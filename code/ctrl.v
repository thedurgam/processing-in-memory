==> flow/design.v <==
module Instruction_Fetcher #(
    parameter PROGRAM_LENGTH = 3,
    parameter INSTR_WIDTH    = 24,
    parameter ADDR_WIDTH     = 3
)
(
    input clk,
    input reset_n,      
    input [INSTR_WIDTH-1:0] instruction_from_bram,
    output reg [ADDR_WIDTH-1:0] bram_address,
    output reg bram_enable,
    input core_done,
    output reg [INSTR_WIDTH-1:0] instruction_to_core,
    output reg core_reset_n,
    output reg program_done,
    output reg new_fetch_pulse
);
    localparam S_IDLE        = 4'd0;
    localparam S_FETCH       = 4'd1;
    localparam S_WAIT_BRAM1  = 4'd2;
    localparam S_WAIT_BRAM2   = 4'd3;
    localparam S_RESET_CORE  = 4'd4;  
    localparam instr_pulse   = 4'd5;
    localparam S_EXECUTE     = 4'd6;
    localparam S_FINISH      = 4'd7;
    reg [3:0] state, next_state;
    reg [ADDR_WIDTH-1:0] pc;  
    always @(posedge clk or negedge reset_n) begin
        if (!reset_n) begin
            state <= S_IDLE;
            pc    <= 0;
        end else begin
            state <= next_state;
            if (state == S_EXECUTE && core_done && pc < PROGRAM_LENGTH) begin
                pc <= pc + 1;
            end
        end
    end
    always @(*) begin
        next_state          = state;
        program_done        = 1'b0;
        core_reset_n        = 1'b1;  
        bram_address        = pc;
        bram_enable         = (state == S_IDLE) ? 1'b0 : 1'b1;
        instruction_to_core = 0;
        new_fetch_pulse     = 1'b0;
        case(state)
            S_IDLE: begin
                 if(reset_n) next_state = S_FETCH;  
            end
            S_FETCH: begin
                next_state = S_WAIT_BRAM1;
            end
            S_WAIT_BRAM1: begin
                next_state = S_WAIT_BRAM2;
            end
            S_WAIT_BRAM2: begin
                if (pc == 0) begin
                    next_state = S_RESET_CORE;  
                end else begin
                    next_state = instr_pulse;     
                end
            end
            S_RESET_CORE: begin
                core_reset_n        = 1'b0;
                instruction_to_core = instruction_from_bram;
                next_state          = instr_pulse;  
            end
            instr_pulse: begin
                instruction_to_core = instruction_from_bram;
                new_fetch_pulse     = 1'b1;
                next_state          = S_EXECUTE;  
            end
            S_EXECUTE: begin
                instruction_to_core = instruction_from_bram;                
                if (core_done) begin
                    if (pc == PROGRAM_LENGTH-1) next_state = S_FINISH;
                    else                          next_state = S_FETCH;
                end
            end
            S_FINISH: begin
                program_done = 1'b1;
            end
            default: begin
                next_state = S_IDLE;
            end
        endcase
    end
endmodule
# Step by step through the tools: Instruction_Fetcher
# Tool output for the design above, in the order of the flow.
# Lines are those of the file above, counted from 1.
# Operators: Yosys type, input widths -> output width; for muxes data width and select width s.
# Cell names lack the library's common part.
# The mark n/a stands for no value.
[inputs] top="Instruction_Fetcher" clock="clk" lib="sky130hd" corner="tt_025C_1v80"

# Elaborated design
# Source: Yosys, flattened and elaborated, memories not mapped. Widths are those after wreduce. Registers that Yosys merges into a memory's read port (data or address) are not register bits. Print and check cells do not count. Equal cells are merged and count once.
[bits] wordCells=31 inputBits=27 ff_bits=7
[op_classes] n_logic=1 muxes=10 compare=1 n_reduce_logical=6 equal=10 add_sub_neg=1
[ops] op="$pmux 4 s8" n=1
[ops] op="$mux 24" n=1
[ops] op="$eq 4x3->1 const B" n=4
[ops] op="$eq 4x2->1 const B" n=2
[ops] op="$mux 4" n=2
[ops] op="$mux 1" n=5
[ops] op="$ne 2x2->1 const B" n=2
[ops] op="$eq 4x1->1 const B" n=1
[ops] op="$logic_not 4->1" n=1
[ops] op="$add 3x1->3 const B" n=1
[ops] op="$lt 3x2->1 const B" n=1
[ops] op="$eq 3x2->1 const B" n=1
[ops] op="$logic_not 3->1" n=1
[ops] op="$reduce_and 3->1" n=1
[ops] op="$reduce_or 3->1" n=1
[ops] op="$mux 3" n=1
[ops] op="$logic_and 1x1->1" n=2
[ops] op="$not 1->1" n=1

# Logic depth
# Longest topological path by Yosys (ltp), each cell counted once; first at word level (registers and memories cut), then after technology mapping (sequential cells cut; the memories' decode and read muxes count).
[depth] ltp_word=4 abc_area=0 depth_mapped=4 depth_no_buf=4

# Netlist
# The flow's flattened synthesis, as Yosys stat reports it; memories are mapped. The netlist is that of the ABC_AREA named above (0 if unset); the other value can give another one.
# The area totals of this step are shown rounded.
[mapped] ff_cells=11 mapped_area_um2=640 cell_count=64 buffers=2
[by_type] cell_type="dfrtp_1" n=10 area_total_um2=250.24
[by_type] cell_type="nor2b_1" n=24 area_total_um2=150.144
[by_type] cell_type="ha_1" n=3 area_total_um2=37.536
[by_type] cell_type="dfstp_2" n=1 area_total_um2=26.275
[by_type] cell_type="inv_1" n=7 area_total_um2=26.275
[by_type] cell_type="buf_6" n=2 area_total_um2=22.522
[by_type] cell_type="nor3_4" n=1 area_total_um2=16.266
[by_type] cell_type="a21o_1" n=2 area_total_um2=15.014
[by_type] cell_type="nand2b_1" n=2 area_total_um2=12.512
[by_type] cell_type="a32o_1" n=1 area_total_um2=10.01
[by_type] cell_type="a41o_1" n=1 area_total_um2=10.01
[by_type] cell_type="mux2i_1" n=1 area_total_um2=10.01
[by_type] cell_type="nor4bb_1" n=1 area_total_um2=10.01
[by_type] cell_type="and2b_1" n=1 area_total_um2=7.507
[by_type] cell_type="nand2_1" n=2 area_total_um2=7.507
[by_type] cell_type="nand3b_1" n=1 area_total_um2=7.507
[by_type] cell_type="nor2_1" n=2 area_total_um2=7.507
[by_type] cell_type="o21bai_1" n=1 area_total_um2=7.507
[by_type] cell_type="o22ai_1" n=1 area_total_um2=6.256

# Timing after synthesis
# Source: OpenSTA report_checks on the synthesized netlist (no wires, ideal clock, input and output delay 20% of the period each), path of least setup slack; recovery checks are left aside. Register names are those of the netlist, which keeps one name where synthesis merged equal registers.
[synth_timing] path_kind="register to output" startpoint="register state" endpoint="output instruction_to_core[23]" driving_pins=3 path_delay_ps=962 out_delay_ps=388 required_ps=1552 t_first_pin_ps=0 arrival_time_ps=962 n_path_buf=0 clock_period_ps=1940 slack_ps=590 period_less_setup_slack_ps=1350
# "path_delay_ps" = arrival - input delay + setup time.
# A path that ends at an output port has no setup time.
# "driving_pins" counts driving pins, that of a launching flip-flop among them; a cell with two outputs on the path counts twice.
# "period_less_setup_slack_ps" = period - worst setup slack (recovery checks aside). The figure is calculated, with input and output delays left at 20% of the set period.
# Where an end lacks its bit number, it is one bit of the signal, or one of the new flip-flops if synthesis recoded a state register.
[synth_via] path_cell_list="dfrtp_1 -> nor3_4 -> and2b_1"
[synth_lines] item="start, declared" line_no=26 rtl="reg [3:0] state, next_state;"
[synth_lines] item="start, assigned" line_no=30 rtl="state <= S_IDLE;"
[synth_lines] item="start, assigned" line_no=33 rtl="state <= next_state;"
[synth_lines] item="end, declared" line_no=13 rtl="output reg [INSTR_WIDTH-1:0] instruction_to_core,"
# Chain of elaborated cells between the ends: none given.

# Path in the finished layout
# From the final timing report of job 2: the path of least setup slack in the routed layout; clock arrival at registers is part of the times.
# The path's times are printed in steps of 10 ps; the period is the one set.
[layout_timing] path_kind="register to output" startpoint="register state" endpoint="output instruction_to_core[10]" n_path_buf=3 driving_pins=6 out_delay_ps=400 t_first_pin_ps=270 clock_period_ps=1990 slack_ps=10 required_ps=1590 arrival_time_ps=1590
# Where an end lacks its bit number, it is one bit of the signal, or one of the new flip-flops if synthesis recoded a state register.
# Between the ends stands the longest chain of elaborated cells between them, by number of cells; it is not shown to be the way that was timed. Of several equally long chains one is given.
# A line is the first line of the expression or statement that the cell stems from. Yosys adds cells for indexed reads and writes and turns some case tables into memories.
[layout_via] path_cell_list="dfrtp_2 -> nor3_4 -> buf_4 -> buf_8 -> nor2b_1 -> dlygate4sd2_1" elab_chain_len=3 cone_cells=5 cone_classes="eq/ne (3); mux (1); reduce/logical (1)"
[layout_lines] item="start, declared" line_no=26 rtl="reg [3:0] state, next_state;"
[layout_lines] item="start, assigned" line_no=30 rtl="state <= S_IDLE;"
[layout_lines] item="start, assigned" line_no=33 rtl="state <= next_state;"
[layout_lines] item="$eq 4x3->1" line_no=47 rtl="case(state)"
[layout_lines] item="$reduce_or 3->1"
[layout_lines] item="$mux 24" line_no=47
[layout_lines] item="end, declared" line_no=13 rtl="output reg [INSTR_WIDTH-1:0] instruction_to_core,"

# Stored flow runs of Instruction_Fetcher (2 of them; Yosys, OpenROAD, sky130hd). They differ in their settings and are not a sequence. Constraints: input delay and output delay 20% of the set period each, output load 0.01 pF.
# "period_less_ws_ps" is the run's clock period less its worst setup slack. It is reckoned from that one timing run; input and output delays stay at 20% of the period that was set.
# The measured numbers are rounded.
run="job 1" settings period_ns=0.896 CORE_UTILIZATION=64 PLACE_DENSITY_LB_ADDON=0.14 HOLD_SLACK_MARGIN=0.02 CORE_ASPECT_RATIO=1.22 CORE_MARGIN=9 CELL_PAD_IN_SITES_DETAIL_PLACEMENT=2 TNS_END_PERCENT=10 GPL_ROUTABILITY_DRIVEN=0 CAP_MARGIN=20 SLEW_MARGIN=30 MIN_ROUTING_LAYER="met1"
run="job 1" outcome="incomplete, floorplanning halted on PDN-0185"
run="job 2" settings period_ns=1.99 CAP_MARGIN=20 CORE_MARGIN=2 CORE_UTILIZATION=40 SLEW_MARGIN=20
run="job 2" results design_die_area_um2=1900 yosys_chip_area_um2=640 finalUtil_frac=0.88 fin_ws_ps=7 tns_setup_ps=0 stdcell_area_um2=1300 ws_hold_ps=350 period_less_ws_ps=1983
